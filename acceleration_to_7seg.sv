==> flow/design.v <==
module acceleration_to_7seg(
	input 					clk_i			,
	input 					rst_ni		,
	input [8-1:0]			data_i		,
	input 					enable_i		,
	output reg				row_index	,
	output reg[4-1:0]		column_index
);
logic  [10-1:0] datax;
logic  [10-1:0] datay;
logic  [10-1:0] dataz;
logic datax_ready;
logic datay_ready;
logic dataz_ready;
localparam DATA_INPUT_COUNT = 5;
logic [$clog2(DATA_INPUT_COUNT):0] cnt;
always @ (posedge clk_i or negedge rst_ni)
	if (!rst_ni) cnt <= 'b0; else
		if (cnt == DATA_INPUT_COUNT) cnt <= 'b0; else
			if (enable_i) cnt <= cnt + 1;
always @ (posedge clk_i or negedge rst_ni)
	if (!rst_ni) datax <= 10'b0; else
	if (enable_i) begin
		if (cnt == 0) datax[8-1:0] <=  data_i; else 
		if (cnt == 1) datax[10-1:8] <= data_i[2-1:0];
	end
always @ (posedge clk_i or negedge rst_ni)
	if (!rst_ni) datay <= 10'b0; else
	if (enable_i) begin
		if (cnt == 2) datay[8-1:0] <=  data_i; else
		if (cnt == 3) datay[10-1:8] <= data_i[2-1:0];
		end
always @ (posedge clk_i or negedge rst_ni)
	if (!rst_ni) dataz <= 10'b0; else
	if (enable_i) begin
		if (cnt == 4) dataz[8-1:0] <=  data_i; else
		if (cnt == 5) dataz[10-1:8] <= data_i;	
		end
always @(posedge clk_i or negedge rst_ni)
	if (!rst_ni) row_index <= 1'b0; else
		if (datay_ready) row_index <= datay[10-1];
always @(posedge clk_i or negedge rst_ni)
		if (!rst_ni) column_index <= 3'b000; else
			if(datax_ready) begin
				if((datax[10-1 : 6] + 3) < 0) column_index <= 3'b000; else
					if ((datax[10-1 : 6] + 3) > 5) column_index <= 'd5; else
						column_index <= datax[10-1:6] + 3;
			end
assign datax_ready = cnt == 3;
assign datay_ready = cnt == 5;
endmodule
# Step by step through the tools: acceleration_to_7seg
# The steps from the RTL of acceleration_to_7seg to its reports follow in flow order.
# Line numbers count from 1 in the design file above.
# Operators carry their Yosys type and port widths (W data, S select, Z words).
# Not given: n/a
dict set report setup {
  design {acceleration_to_7seg}
  clk_port {clk_i}
  lib {sky130hd}
  corner {tt_025C_1v80}
}

# Word level
# Yosys after proc, flatten, opt, wreduce and memory -nomap, before mapping. Memory bits, and registers merged into a memory's read port (data or address), are not among the register bits. Print and check cells are not counted. Equal cells are merged and count once.
dict set report bits {
  in_bits 11
  ff_bits 21
  out_inout_bits 5
  elab_cells 25
}
dict set report classes {
  n_addsub 2
  n_reduce_logical 5
  equal 4
  n_cmp 2
  muxes 4
  n_logic 2
}
# operator count
set op_table {}
lappend op_table {{$lt A32 B1 Y1 const B} 1}
lappend op_table {{$gt A32 B3 Y1 const B} 1}
lappend op_table {{$mux W4} 4}
lappend op_table {{$eq A4 B2 Y1 const B} 2}
lappend op_table {{$reduce_and A3 Y1} 2}
lappend op_table {{$add A4 B2 Y5 const B} 1}
lappend op_table {{$add A4 B1 Y4 const B} 1}
lappend op_table {{$eq A4 B1 Y1 const B} 1}
lappend op_table {{$eq A4 B3 Y1 const B} 1}
lappend op_table {{$logic_not A4 Y1} 1}
lappend op_table {{$not A1 Y1} 2}
lappend op_table {{$reduce_and A2 Y1} 1}
lappend op_table {{$reduce_bool A2 Y1} 1}

# Longest topological paths
# Longest topological path by Yosys (ltp), each cell counted once; first at word level (registers and memories cut), then after technology mapping (sequential cells cut; the memories' decode and read muxes count).
dict set report depth {
  word_depth 4
  ABC_AREA 0
  ltp_mapped 5
  ltp_nobuf 5
}

# Netlist
# Source: synth_stat.txt of the flow (Yosys; design flattened, memories mapped). It holds for the ABC_AREA given above (unset counts as 0); a run with the other value may have another netlist.
dict set report mapped {
  cell_count 60
  sequential_area_um2 350.3
  flip_flops 14
  buf_cells 3
  area_um2 729.4
}
# cell_type count area_total_um2
set types {}
lappend types {sky130_fd_sc_hd__dfrtp_1 14 350.336}
lappend types {sky130_fd_sc_hd__mux2_1 6 67.565}
lappend types {sky130_fd_sc_hd__ha_1 3 37.536}
lappend types {sky130_fd_sc_hd__mux2i_1 2 20.019}
lappend types {sky130_fd_sc_hd__nor3_4 1 16.266}
lappend types {sky130_fd_sc_hd__a21o_1 2 15.014}
lappend types {sky130_fd_sc_hd__nor2_1 4 15.014}
lappend types {sky130_fd_sc_hd__nor4b_2 1 15.014}
lappend types {sky130_fd_sc_hd__and4bb_1 1 12.512}
lappend types {sky130_fd_sc_hd__nor3b_2 1 12.512}
lappend types {sky130_fd_sc_hd__buf_6 1 11.261}
lappend types {sky130_fd_sc_hd__inv_1 3 11.261}
lappend types {sky130_fd_sc_hd__nand2_1 3 11.261}
lappend types {sky130_fd_sc_hd__nand4bb_1 1 11.261}
lappend types {sky130_fd_sc_hd__a32o_1 1 10.01}
lappend types {sky130_fd_sc_hd__nand3_2 1 10.01}
lappend types {sky130_fd_sc_hd__o21ai_0 2 10.01}
lappend types {sky130_fd_sc_hd__a22o_1 1 8.758}
# Not listed: further types 12, cells in them 12.

# Timing after synthesis
# OpenSTA on the mapped netlist: ideal clock, no wires. The path of least setup slack (recovery checks aside). Input and output delay are each 20% of the period. Register names are those of the netlist, which keeps one name where synthesis merged equal registers.
dict set report synth_path {
  kind {register to register}
  from {reg datax[6]}
  to {reg column_index[1]}
  driving_pins 6
  path_slack_ns 1.408
  setup_ns 0.122
  arrival_ns 1.360
  launch_ns 0.000
  clock_period_ns 2.89
  required_ns 2.768
  delay_ns 1.482
  path_buffers 0
  period_less_setup_slack_ns 1.482
}
# "delay_ns" = arrival - input delay + setup time.
# "driving_pins": output pins that drive a net of the path, with the launching flip-flop's if there is one; two outputs of one cell count as two.
# "period_less_setup_slack_ns" is the clock period less the worst setup slack; recovery checks do not enter. This is arithmetic on one report: input and output delays are still those of the set period (20% each).
# Between the ends stands the longest chain of elaborated cells between them, by number of cells; it is not shown to be the way that was timed. Of several equally long chains one is given.
# A line is the first line of the expression or statement that the cell stems from. Yosys adds cells for indexed reads and writes and turns some case tables into memories.
# At most two assigning lines are given for a register; there are more.
dict set report synth_via {
  cell_sequence {sky130_fd_sc_hd__dfrtp_1 sky130_fd_sc_hd__inv_1 sky130_fd_sc_hd__ha_1 sky130_fd_sc_hd__xor2_1 sky130_fd_sc_hd__or3_1 sky130_fd_sc_hd__a32o_1}
  elab_chain_len 4
  cells_between 5
  cone_classes {add/sub: 1; compare: 2; mux: 2}
}
# item line_no
set synth_lines {}
lappend synth_lines {{start: declaration} 9} ;# logic  [10-1:0] datax;
lappend synth_lines {{start: assignment} 22} ;# if (!rst_ni) datax <= 10'b0; else
lappend synth_lines {{start: assignment} 24} ;# if (cnt == 0) datax[8-1:0] <= data_i; else
lappend synth_lines {{$add A4 B2 Y5} 46} ;# if ((datax[10-1 : 6] + 3) > 5) column_index <= 'd5; else
lappend synth_lines {{$gt A32 B3 Y1} 46}
lappend synth_lines {{$mux W4} 46}
lappend synth_lines {{$mux W4} 45} ;# if((datax[10-1 : 6] + 3) < 0) column_index <= 3'b000; else
lappend synth_lines {{end: assignment} 45}
lappend synth_lines {{end: assignment} 47} ;# column_index <= datax[10-1:6] + 3;
lappend synth_lines {{end: declaration} 7} ;# output reg[4-1:0] column_index

# Worst path after layout
# Path of least setup slack in the final report of run 1 (OpenROAD, finished layout, wires in). Where an end is a register, its clock arrival counts in the times.
dict set report layout_path {
  kind {register to register}
  from {reg datax[6]}
  to {reg column_index[1]}
  driving_pins 5
  setup_ns 0.11
  path_slack_ns -0.23
  launch_ns 0.24
  arrival_ns 1.59
  path_buffers 1
  required_ns 1.36
  clock_period_ns 1.22
}
# Between the ends stands the longest chain of elaborated cells between them, by number of cells; it is not shown to be the way that was timed. Of several equally long chains one is given.
# At most two assigning lines are given for a register; there are more.
dict set report layout_via {
  cell_sequence {sky130_fd_sc_hd__dfrtp_1 sky130_fd_sc_hd__buf_4 sky130_fd_sc_hd__ha_1 sky130_fd_sc_hd__or3_4 sky130_fd_sc_hd__a32o_1}
  elab_chain_len 4
  cells_between 5
  cone_classes {add/sub: 1; compare: 2; mux: 2}
}
# item line_no
set layout_lines {}
lappend layout_lines {{start: declaration} 9} ;# logic  [10-1:0] datax;
lappend layout_lines {{start: assignment} 22} ;# if (!rst_ni) datax <= 10'b0; else
lappend layout_lines {{start: assignment} 24} ;# if (cnt == 0) datax[8-1:0] <= data_i; else
lappend layout_lines {{$add A4 B2 Y5} 46} ;# if ((datax[10-1 : 6] + 3) > 5) column_index <= 'd5; else
lappend layout_lines {{$gt A32 B3 Y1} 46}
lappend layout_lines {{$mux W4} 46}
lappend layout_lines {{$mux W4} 45} ;# if((datax[10-1 : 6] + 3) < 0) column_index <= 3'b000; else
lappend layout_lines {{end: assignment} 45}
lappend layout_lines {{end: assignment} 47} ;# column_index <= datax[10-1:6] + 3;
lappend layout_lines {{end: declaration} 7} ;# output reg[4-1:0] column_index

--- measured runs ---
Measured data: module acceleration_to_7seg, platform sky130hd, 2 stored runs of the flow under differing settings, order arbitrary. Input and output delays are each 20% of the period that was set; the output load is 0.01 pF.
By "period_reached_ns" is meant the clock period of the run minus its worst setup slack. This is arithmetic on one report: input and output delays are still those of the set period (20% each).
"worstPathTime_ns" means the part of the period allowed to the worst setup path (the constraints hold back 20% at inputs and 20% at outputs) less its slack; where the path has registers, the arrival times of their clocks count too.
"fin_power_uw" is the tool's figure for a default switching activity; nothing was simulated.

[flow] run 1: files
==> flow/run.sh <==
#!/bin/bash
# the make line also repeats the synthesis and layout settings of config.mk as NAME=value (left out here)
make -C /OpenROAD-flow-scripts/flow DESIGN_CONFIG=/design/flow/config.mk WORK_HOME=/design/flow/orfs CLKGATE_MAP_FILE= finish
==> flow/config.mk <==
export PLATFORM = sky130hd
export DESIGN_NAME = acceleration_to_7seg
export DESIGN_NICKNAME = acceleration_to_7seg
export VERILOG_FILES = /design/flow/design.v
export SDC_FILE = /design/flow/constraint.sdc
export NUM_CORES = 4
export LEC_CHECK = 0
export CAP_MARGIN = 20
export CELL_PAD_IN_SITES_GLOBAL_PLACEMENT = 0
export CORE_ASPECT_RATIO = 1.74
export CORE_MARGIN = 2
export CORE_UTILIZATION = 18
export GPL_ROUTABILITY_DRIVEN = 0
export PLACE_DENSITY_LB_ADDON = 0.27
export SETUP_SLACK_MARGIN = 0.29
export SLEW_MARGIN = 30
export TNS_END_PERCENT = 60
==> flow/constraint.sdc <==
create_clock -name core_clock -period 1.22 [get_ports {clk_i}]
set_input_delay 0.2440 -clock core_clock [delete_from_list [all_inputs] [get_ports {clk_i}]]
set_output_delay 0.2440 -clock core_clock [all_outputs]
set_load 0.01 [all_outputs]

[flow] run 1: metrics
[metrics] final_cell_area_um2 = 1188.6
[metrics] fin_power_uw = 2997
[metrics] die_um2 = 4597.3
[metrics] setupTns_ns = -0.572
[metrics] synthesis_area_um2 = 729.4
[metrics] worstPathTime_ns = 1.45
[metrics] critical_path_type = register to register
[metrics] final_util_frac = 0.304
[metrics] period_reached_ns = 1.452
[metrics] ws_setup_ns = -0.232

[flow] run 2: files
==> flow/run.sh <==
#!/bin/bash
# the make line also repeats the synthesis and layout settings of config.mk as NAME=value (left out here)
make -C /OpenROAD-flow-scripts/flow DESIGN_CONFIG=/design/flow/config.mk WORK_HOME=/design/flow/orfs CLKGATE_MAP_FILE= finish
==> flow/config.mk <==
export PLATFORM = sky130hd
export DESIGN_NAME = acceleration_to_7seg
export DESIGN_NICKNAME = acceleration_to_7seg
export VERILOG_FILES = /design/flow/design.v
export SDC_FILE = /design/flow/constraint.sdc
export NUM_CORES = 4
export LEC_CHECK = 0
export CAP_MARGIN = 20
export CORE_MARGIN = 2
export CORE_UTILIZATION = 61
export SLEW_MARGIN = 20
==> flow/constraint.sdc <==
create_clock -name core_clock -period 1.68 [get_ports {clk_i}]
set_input_delay 0.3360 -clock core_clock [delete_from_list [all_inputs] [get_ports {clk_i}]]
set_output_delay 0.3360 -clock core_clock [all_outputs]
set_load 0.01 [all_outputs]

[flow] run 2: metrics
[metrics] period_reached_ns = 1.550
[metrics] fin_power_uw = 1504
[metrics] final_util_frac = 0.81
[metrics] ws_setup_ns = 0.130
[metrics] worstPathTime_ns = 1.55
[metrics] critical_path_type = register to register
[metrics] setupTns_ns = 0.000
[metrics] die_um2 = 1488.4
[metrics] final_cell_area_um2 = 899.6
[metrics] synthesis_area_um2 = 729.4
--- end ---
