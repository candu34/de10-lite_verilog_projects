==> flow/design.v <==
module spi_sequencer(
	input              				clk_i      		,
	input              				rst_ni     		,
	output             				req_o      		,
	output  reg           			rw_no      		,
	output  reg          [5:0] 	addr_o     		,
	output  reg          [7:0] 	wr_data_o  		,
	input 	          				ack_i  	  		,
	output 								read_enable_o
);
localparam	DATA_FORMAT		= 6'h31;
localparam 	POWER_CTL 		= 6'h2D;
localparam	DATA_X0 			= 6'h32;
localparam	DATA_X1 			= 6'h33;
localparam	DATA_Y0			= 6'h34;
localparam	DATA_Y1			= 6'h35;
localparam	DATA_Z0 			= 6'h36;
localparam	DATA_Z1 			= 6'h37;
reg [4-1:0] counter;
always @(posedge clk_i or negedge rst_ni) 
    if (~rst_ni)counter <= 'd0;else
	 if (ack_i) begin
        if (counter == 5) counter <= 2; else
            counter <= counter + 1;
    end
always @(posedge clk_i or negedge rst_ni)
	if (~rst_ni) rw_no <= 'b0; else
		if (counter < 2) rw_no <= 'b0; else	
			rw_no <= 'b1;
always @(posedge clk_i or negedge rst_ni)
	if (~rst_ni) addr_o <= DATA_FORMAT; else 
	begin 
		case(counter)
			3'd0: addr_o <= 6'h31;
			3'd1: addr_o <= 6'h2D;
			3'd2: addr_o <= 6'h32;
			3'd3: addr_o <= 6'h33;
			3'd4: addr_o <= 6'h34;
			3'd5: addr_o <= 6'h35;
			3'd6: addr_o <= 6'h36;
			3'd7: addr_o <= 6'h37;
		endcase
	end
always @(posedge clk_i or negedge rst_ni)
	if (~rst_ni) wr_data_o <= 8'b0_1_0_0_0_0_00; else
		if (counter == 0) wr_data_o <= 8'b0_1_0_0_0_1_00; else
			if (counter == 1) wr_data_o <= {2'b00, 1'b0, 1'b0, 1'b1, 1'b0, 2'b00}; else
				wr_data_o <= 8'hxx;
assign read_enable_o = rw_no & ack_i;
assign req_o = 'b1;	
endmodule
* From RTL to reports: spi_sequencer
Tool output for the design above, in the order of the flow.
Line numbers count from 1 in the design file above.
Operators carry their Yosys type and port widths (W data, S select, Z words).
Library cell names are shortened.
The mark n/a stands for no value.
- Top module :: spi_sequencer
- Clock input :: clk_i
- Library :: sky130hd
- Timing corner :: tt_025C_1v80

* After elaboration
Source: Yosys, flattened and elaborated, memories not mapped. Widths are those after wreduce. Registers that Yosys merges into a memory's read port (data or address) are not register bits. Print and check cells do not count. Equal cells are merged and count once.
- Output and inout port bits :: 17
- Register bits :: 19
- Elaborated cells :: 21
- Reductions and logical operators :: 2
- Bitwise operators :: 1
- Muxes and demuxes :: 5
- Magnitude comparators :: 1
- Add/sub/neg operators :: 1
- Eq/ne operators :: 7
** Operator list (number)
- $pmux W6 S8 :: 1
- $eq A4 B3 Y1 const B :: 4
- $mux W8 :: 2
- $eq A4 B2 Y1 const B :: 2
- $reduce_bool A8 Y1 :: 1
- $add A4 B1 Y4 const B :: 1
- $eq A4 B1 Y1 const B :: 1
- $lt A4 B2 Y1 const B :: 1
- $logic_not A4 Y1 :: 1
- $mux W4 :: 1
- $and A1 B1 Y1 :: 1
- $mux W1 :: 1

* Depth
Depth = most cells in a row (Yosys ltp): at word level without a register or memory, in the mapped netlist without a sequential cell, where the memories' decode and read muxes count.
- Word-level depth :: 3
- ABC_AREA :: 0
- Mapped depth :: 5

* After synthesis
The flow's flattened synthesis, as Yosys stat reports it; memories are mapped. The netlist is that of the ABC_AREA named above (0 if unset); the other value can give another one.
Totals and module areas in this step are rounded.
- Flip-flops :: 13
- Chip area (Yosys) :: 647 um^2
- Buffers :: 8
- Standard cells after synthesis :: 63
** Cell types
- dfrtp_1 :: number 10, total area 250.24 um^2
- dfstp_2 :: number 3, total area 78.826 um^2
- buf_4 :: number 7, total area 52.55 um^2
- ha_1 :: number 4, total area 50.048 um^2
- o21ai_0 :: number 6, total area 30.029 um^2
- inv_1 :: number 5, total area 18.768 um^2
- nand2_1 :: number 5, total area 18.768 um^2
- nor2_1 :: number 4, total area 15.014 um^2
- buf_6 :: number 1, total area 11.261 um^2
- a21oi_1 :: number 2, total area 10.01 um^2
- mux2i_1 :: number 1, total area 10.01 um^2
- nor3_1 :: number 2, total area 10.01 um^2
- o32a_1 :: number 1, total area 10.01 um^2
- a21o_2 :: number 1, total area 8.758 um^2
- a2bb2oi_1 :: number 1, total area 8.758 um^2
- and2b_2 :: number 1, total area 8.758 um^2
- a21o_1 :: number 1, total area 7.507 um^2
- conb_1 :: number 2, total area 7.507 um^2
Other cell types: 6; their cells: 6.

* Path before layout
OpenSTA on the mapped netlist: ideal clock, no wires. The path of least setup slack (recovery checks aside). Input and output delay are each 20% of the period. Register names are those of the netlist, which keeps one name where synthesis merged equal registers.
- Path kind :: register to register
- Start point :: register counter[0]
- End point :: register addr_o[0]
- Arrival :: 1245 ps
- Delay of the path :: 1322 ps
- Data required time :: 1683 ps
- Path buffers :: 0
- Driving pins on the path :: 6
- Setup slack :: 437 ps
- Period :: 1760 ps
- Library setup time :: 77 ps
- Synthesis period reached :: 1323 ps
"delay of the path" is the arrival time less input delay plus setup time.
"driving pins on the path": output pins that drive a net of the path, with the launching flip-flop's if there is one; two outputs of one cell count as two.
"synthesis period reached" = period - worst setup slack (recovery checks aside). The figure is calculated, with input and output delays left at 20% of the set period.
Between the ends stands the longest chain of elaborated cells between them, by number of cells; it is not shown to be the way that was timed. Of several equally long chains one is given.
Each line given opens the expression or statement behind the cell; cells for indexed reads and writes are added by Yosys, which also makes memories of some case tables.
A register here has more assigning lines than the two given.
- Cells stage by stage :: dfrtp_1 -> inv_1 -> ha_1 -> a21oi_1 -> or4_1 -> o21a_1
- Length of the longest elaborated chain :: 2
- Elaborated cells on any way between the ends :: 10
** RTL lines, path post-synthesis
- start, declared :: line 19 : reg [4-1:0] counter;
- start, assigned :: line 21 : if (~rst_ni)counter <= 'd0;else
- start, assigned :: line 24 : counter <= counter + 1;
- $eq A4 B3 Y1 :: line 33 : case(counter)
- $pmux W6 S8 :: line 33
- end, assigned :: line 31 : if (~rst_ni) addr_o <= DATA_FORMAT; else
- end, assigned :: line 34 : 3'd0: addr_o <= 6'h31;
- end, declared :: line 6 : output reg [5:0] addr_o ,

* Path in the finished layout
From the final timing report of run 1: the path of least setup slack in the routed layout; clock arrival at registers is part of the times.
The path's times are printed in steps of 10 ps; the period is the one set.
- Path kind :: register to output
- Start point :: register addr_o[4]
- End point :: output addr_o[4]
- Output delay :: 370 ps
- Arrival :: 1060 ps
- Setup slack :: 440 ps
- Path buffers :: 1
- Driving pins on the path :: 2
- Data required time :: 1500 ps
- Period :: 1870 ps
A register here has more assigning lines than the two given.
- Cells stage by stage :: dfstp_2 -> dlygate4sd2_1
- Length of the longest elaborated chain :: 0
- Elaborated cells on any way between the ends :: 0
- RTL lines with such cells :: 0
** RTL lines, path after layout
- start, declared :: line 6 : output reg [5:0] addr_o ,
- start, assigned :: line 31 : if (~rst_ni) addr_o <= DATA_FORMAT; else
- start, assigned :: line 34 : 3'd0: addr_o <= 6'h31;
- end, declared :: line 6

Memo
Re: implementation data of spi_sequencer

Measured results for spi_sequencer: 2 stored runs of the Yosys and OpenROAD flow on sky130hd. The settings differ; the order carries no meaning. The constraints put input and output delay at 20% of the set period each and load the outputs with 0.01 pF.
"allowed time less slack (worst setup path)" = time allowed to the worst setup path (clock period - input delay - output delay, where it has them) - its slack; a late launch clock adds to it, a late capture clock takes from it.
"total design power" rests on the timing tool's default activity at the inputs, not on a simulated workload.
"allowed time less slack (worst setup path)" is known to 10 ps.
Measured values are rounded.

** Run 1
- Settings :: period_ns=1.87; CORE_UTILIZATION=52; SETUP_SLACK_MARGIN=0.36; PLACE_DENSITY_LB_ADDON=0.18; HOLD_SLACK_MARGIN=0.22; CORE_MARGIN=3; CELL_PAD_IN_SITES_DETAIL_PLACEMENT=0; GPL_TIMING_DRIVEN=0; CTS_CLUSTER_SIZE=51; CTS_CLUSTER_DIAMETER=189; SLEW_MARGIN=0; MAX_ROUTING_LAYER=met5; CAP_MARGIN=20
- Setup slack of the critical path :: 438 ps
- Die size :: 1,700 um^2
- Yosys chip area after synthesis :: 647 um^2
- Standard-cell area after routing :: 862 um^2
- Allowed time less slack (worst setup path) :: 1,060 ps
- Critical path type :: register to output
- Total design power :: 1.29 mW

** Run 2
- Settings :: period_ns=1.8; CORE_UTILIZATION=46; PLACE_DENSITY=0.67; CORE_MARGIN=9; CELL_PAD_IN_SITES_GLOBAL_PLACEMENT=0; CELL_PAD_IN_SITES_DETAIL_PLACEMENT=0; ABC_AREA=0; GPL_TIMING_DRIVEN=1; CAP_MARGIN=25; MIN_ROUTING_LAYER=met1; SLEW_MARGIN=20
- Setup slack of the critical path :: 110 ps
- Die size :: 3,080 um^2
- Yosys chip area after synthesis :: 647 um^2
- Standard-cell area after routing :: 773 um^2
- Allowed time less slack (worst setup path) :: 1,330 ps
- Critical path type :: register to output
- Total design power :: 1.32 mW
