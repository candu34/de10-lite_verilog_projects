==> flow/design.v <==
module spi_master #(
parameter register_width = 8
)(
input 										clk_i			,		 
input 										spi_clk_i	,		 
input 										rstn_i		,		 
input 										r_w_i			,		 
input 										request_i 	,		 
input 	reg[6-1:0]						addr_i		,		 
input 	reg[register_width-1:0]		data_w		,		 
output	reg								ack_o			,   	 
output 	reg[register_width-1:0]		data_r_o		,		 
input 										miso_i		,		 
output 										mosi_o		,		 
output 	reg								cs_n			,		 
output 										sclk_o		,		 
output 	reg 								spi_oe_o	
);
reg [5-1:0]	counter;			
logic bit_to_transfer;
always @(posedge clk_i or negedge rstn_i)
	if(!rstn_i) cs_n <= 'd1; else
		if (counter == 16) cs_n <= 'd1; else
			if (request_i) cs_n <= 'd0; else
				cs_n <= 'd1;	
always @(posedge clk_i or negedge rstn_i)
	if(!rstn_i) counter <= 'd0; else
		if (counter == 16) counter <= 'b0; else
			if(request_i) counter <= counter + 1;
always @(posedge clk_i or negedge rstn_i)
	if(~rstn_i) bit_to_transfer <= 'b0; else
		if (request_i) begin
			if (counter < 9) begin
				case (counter)
					0:		bit_to_transfer <= r_w_i;
					1: 	bit_to_transfer <= 0;
					default: 
						bit_to_transfer <= addr_i[(7-counter)];
				endcase
			end 
				else if (counter > 8 && ~r_w_i) begin
					bit_to_transfer <= data_w[16 - counter];
			end
		end
always @(posedge clk_i or negedge rstn_i)
	if(~rstn_i) data_r_o <= 'b0000_0000; else
		if (request_i) begin
			if(r_w_i) begin
				if (counter > 8) begin
					data_r_o[16 - counter] <= miso_i;
				end
			end
		end
always @(posedge clk_i or negedge rstn_i)	
	if(~rstn_i) ack_o <= 'b0; else
		if (counter == 16) ack_o <= 'b1; else
			ack_o <= 'b0;
assign sclk_o = cs_n | spi_clk_i;
assign mosi_o = bit_to_transfer;
assign spi_oe_o = ~cs_n & (~r_w_i | counter < 9  );
endmodule 
## Tool chain data of spi_master

Tool output for the design above, in the order of the flow.
Line numbers count from 1 in the design file above.
Operators carry their Yosys type and port widths (W data, S select, Z words).
Cell names lack the library's common part.
A cell with n/a has no value.

| design | value |
|---|---|
| top | spi_master |
| clock port | clk_i |
| standard-cell library | sky130hd |
| corner | tt_025C_1v80 |

## After elaboration

Source: Yosys, flattened and elaborated, memories not mapped. Widths are those after wreduce. Registers that Yosys merges into a memory's read port (data or address) are not register bits. Print and check cells do not count. Equal cells are merged and count once.

| storage and ports | value |
|---|---|
| input bits | 20 |
| cells after elaboration | 39 |
| register bits | 16 |
| output and inout bits | 13 |

| cells by class | value |
|---|---|
| muxes and demuxes | 8 |
| equality and inequality tests | 2 |
| $lt $le $gt $ge | 2 |
| $add $sub $neg | 4 |
| shifts and indexed selects | 4 |
| reductions and logical operators | 6 |
| bitwise logic cells | 8 |

Operators with widths:

| kind | count |
|---|---|
| $shift A1 B33 Y8 | 1 |
| $shift A1 B33 Y8 const A | 1 |
| $neg A32 Y33 | 1 |
| $shiftx A8 B32 Y1 | 1 |
| $mux W5 | 2 |
| $and A8 B8 Y8 | 1 |
| $or A8 B8 Y8 | 1 |
| $not A8 Y8 | 1 |
| $sub A3 B5 Y6 const A | 1 |
| $sub A5 B5 Y6 const A | 1 |
| $shiftx A6 B6 Y1 | 1 |
| $add A5 B1 Y5 const B | 1 |
| $eq A5 B1 Y1 const B | 1 |
| $gt A5 B4 Y1 const B | 1 |
| $lt A5 B4 Y1 const B | 1 |
| $eq A5 B5 Y1 const B | 1 |
| $logic_not A5 Y1 | 1 |
| $mux W1 | 5 |
| $reduce_bool A2 Y1 | 2 |
| $reduce_and A3 Y1 | 1 |
| $or A1 B1 Y1 | 2 |
| $not A1 Y1 | 2 |
| $reduce_and A2 Y1 | 1 |
| $pmux W1 S2 | 1 |
| $and A1 B1 Y1 | 1 |
| $logic_and A1 B1 Y1 | 1 |

## Depth

Yosys ltp: most cells in a row. Word level: on the elaborated netlist, between registers, memories and ports. Mapped: between sequential cells and ports; inverters and the memories' decode and read muxes count.

| logic depth | value |
|---|---|
| depth in word-level cells | 6 |
| ABC_AREA | 0 |
| gate-level depth with buffers | 16 |
| mapped depth without buffers | 13 |

## Netlist

Source: synth_stat.txt of the flow (Yosys; design flattened, memories mapped). It holds for the ABC_AREA given above (unset counts as 0); a run with the other value may have another netlist.
The area totals of this step are shown rounded.

| synthesis totals | value |
|---|---|
| standard cells after synthesis | 171 |
| area of sequential cells | 402 sq um |
| flip-flops | 16 |
| cell area after synthesis | 1640 sq um |
| buffer cells | 11 |

Cell types:

| type | count | area in all (sq um) |
|---|---|---|
| dfrtp_1 | 15 | 375.36 |
| ha_1 | 17 | 212.704 |
| nand4b_1 | 11 | 96.342 |
| o31ai_1 | 10 | 75.072 |
| mux4_2 | 2 | 45.043 |
| mux2i_1 | 4 | 40.038 |
| inv_1 | 10 | 37.536 |
| nand2_1 | 10 | 37.536 |
| nand4_1 | 6 | 37.536 |
| nor3_1 | 7 | 35.034 |
| xnor2_1 | 4 | 35.034 |
| nor2_1 | 9 | 33.782 |
| buf_2 | 6 | 30.029 |
| dfstp_2 | 1 | 26.275 |
| o311ai_4 | 1 | 26.275 |
| a21oi_1 | 5 | 25.024 |
| xor3_1 | 1 | 23.773 |
| mux2_2 | 2 | 22.522 |

Not listed: further types 37, cells in them 50.

## Timing after synthesis

Path of least setup slack by OpenSTA after synthesis, without wires, with an ideal clock, recovery checks aside; 20% of the period is set as input and as output delay. Where synthesis merged equal registers, the netlist keeps one of their names.

| timing path post-synthesis | value |
|---|---|
| path type | register -> register |
| start | register counter[0] |
| end | register data_r_o[0] |
| slack | 2.125 ns |
| stages | 16 |
| period | 5.57 ns |
| data required time | 5.445 ns |
| delay of the path | 3.445 ns |
| arrival | 3.320 ns |
| period reached after synthesis | 3.445 ns |

"delay of the path" is the arrival time less input delay plus setup time.
"stages" counts driving pins, that of a launching flip-flop among them; a cell with two outputs on the path counts twice.
"period reached after synthesis" = period - worst setup slack (recovery checks aside). The figure is calculated, with input and output delays left at 20% of the set period.
Between the ends stands the longest chain of elaborated cells between them, by number of cells; it is not shown to be the way that was timed. Of several equally long chains one is given.
Each line given opens the expression or statement behind the cell; cells for indexed reads and writes are added by Yosys, which also makes memories of some case tables.
A register here has more assigning lines than the two given.
Lines with a computed index may be missing from the assigning lines.

| between the ends, post-synthesis | value |
|---|---|
| cell sequence | dfrtp_1 -> buf_2 -> inv_1 -> ha_1 -> buf_2 -> inv_1 -> nor3_1 -> ha_1 -> clkbuf_1 -> nand4b_1 -> ha_1 -> or4b_1 -> nor4_1 -> nand4_1 -> nor3_2 -> mux2_4 |
| length of the longest elaborated chain | 6 |

Ends and longest elaborated chain, post-synthesis:

| item | line | RTL |
|---|---|---|
| start: declaration | 19 | `reg [5-1:0] counter;` |
| start: assignment | 27 | `if(!rstn_i) counter <= 'd0; else` |
| start: assignment | 29 | `if(request_i) counter <= counter + 1;` |
| $sub A5 B5 Y6 | 50 | `data_r_o[16 - counter] <= miso_i;` |
| $neg A32 Y33 | 50 |  |
| $shift A1 B33 Y8 | 50 |  |
| $not A8 Y8 | 50 |  |
| $and A8 B8 Y8 | 50 |  |
| $or A8 B8 Y8 | 50 |  |
| end: assignment | 46 | `if(~rstn_i) data_r_o <= 'b0000_0000; else` |
| end: declaration | 12 | `output reg[register_width-1:0] data_r_o ,` |

## Worst path after layout

From the final timing report of run 1: the path of least setup slack in the routed layout; clock arrival at registers is part of the times.

| timing path post-layout | value |
|---|---|
| path type | register -> register |
| start | register counter[1] |
| end | register data_r_o[0] |
| slack | 0.49 ns |
| data required time | 3.63 ns |
| stages | 12 |
| period | 3.47 ns |
| arrival | 3.14 ns |

Between the ends stands the longest chain of elaborated cells between them, by number of cells; it is not shown to be the way that was timed. Of several equally long chains one is given.
A register here has more assigning lines than the two given.
Lines with a computed index may be missing from the assigning lines.

| between the ends, post-layout | value |
|---|---|
| cell sequence | dfrtp_1 -> buf_6 -> nor3_4 -> nand2_2 -> a2bb2oi_4 -> nand4b_1 -> ha_2 -> or4b_4 -> nor4_4 -> nand4_1 -> nor3_2 -> mux2_4 |
| length of the longest elaborated chain | 6 |

Ends and longest elaborated chain, post-layout:

| item | line | RTL |
|---|---|---|
| start: declaration | 19 | `reg [5-1:0] counter;` |
| start: assignment | 27 | `if(!rstn_i) counter <= 'd0; else` |
| start: assignment | 29 | `if(request_i) counter <= counter + 1;` |
| $sub A5 B5 Y6 | 50 | `data_r_o[16 - counter] <= miso_i;` |
| $neg A32 Y33 | 50 |  |
| $shift A1 B33 Y8 | 50 |  |
| $not A8 Y8 | 50 |  |
| $and A8 B8 Y8 | 50 |  |
| $or A8 B8 Y8 | 50 |  |
| end: assignment | 46 | `if(~rstn_i) data_r_o <= 'b0000_0000; else` |
| end: declaration | 12 | `output reg[register_width-1:0] data_r_o ,` |

FLOW RESULTS
============

Flow measurements of spi_master on sky130hd: 2 stored runs with different settings, listed in no order. Input and output delays are each 20% of the period that was set; the output load is 0.01 pF.
"achieved period" means the clock period less the worst setup slack. The figure is calculated, with input and output delays left at 20% of the set period.
By "time used up by the worst setup path" is meant the share of the clock period that the worst setup path is allowed (20% is reserved at inputs, 20% at outputs), minus its slack. Clock arrival times at its registers enter into it.
"overall power" rests on the timing tool's default activity at the inputs, not on a simulated workload.
Values from the reports are rounded here.
Among the settings, - means not set for that run.

| run | period_ns | CORE_UTILIZATION | SETUP_SLACK_MARGIN | PLACE_DENSITY_LB_ADDON | HOLD_SLACK_MARGIN | CORE_ASPECT_RATIO | CTS_CLUSTER_DIAMETER | CAP_MARGIN | MIN_ROUTING_LAYER | CORE_MARGIN | SLEW_MARGIN | TNS_END_PERCENT | ABC_AREA | GPL_TIMING_DRIVEN | CTS_CLUSTER_SIZE | overall power (mW) | post-layout utilization (%) | standard-cell area of the final layout (sq um) | achieved period (ns) | smallest setup slack (ns) | time used up by the worst setup path (ns) | type of the worst setup path | die footprint (sq um) | total negative slack on setup checks (ns) | chip area after synthesis (Yosys) (sq um) |
|---|---|---|---|---|---|---|---|---|---|---|---|---|---|---|---|---|---|---|---|---|---|---|---|---|---|
| run 1 | 3.47 | 21 | 0.41 | 0.28 | 0.19 | 1.45 | 387 | 25 | met2 | 2 | 20 | - | - | - | - | 2.35 | 33.0 | 2500 | 2.985 | 0.485 | 2.98 | register -> register | 8570 | 0.000 | 1640 |
| run 2 | 5.72 | 62 | - | 0.09 | 0.27 | - | - | 20 | - | 2 | 15 | 80 | 1 | 0 | 82 | 0.790 | 83.5 | 1900 | 3.464 | 2.26 | 1.18 | input -> output | 2880 | 0.000 | 1530 |
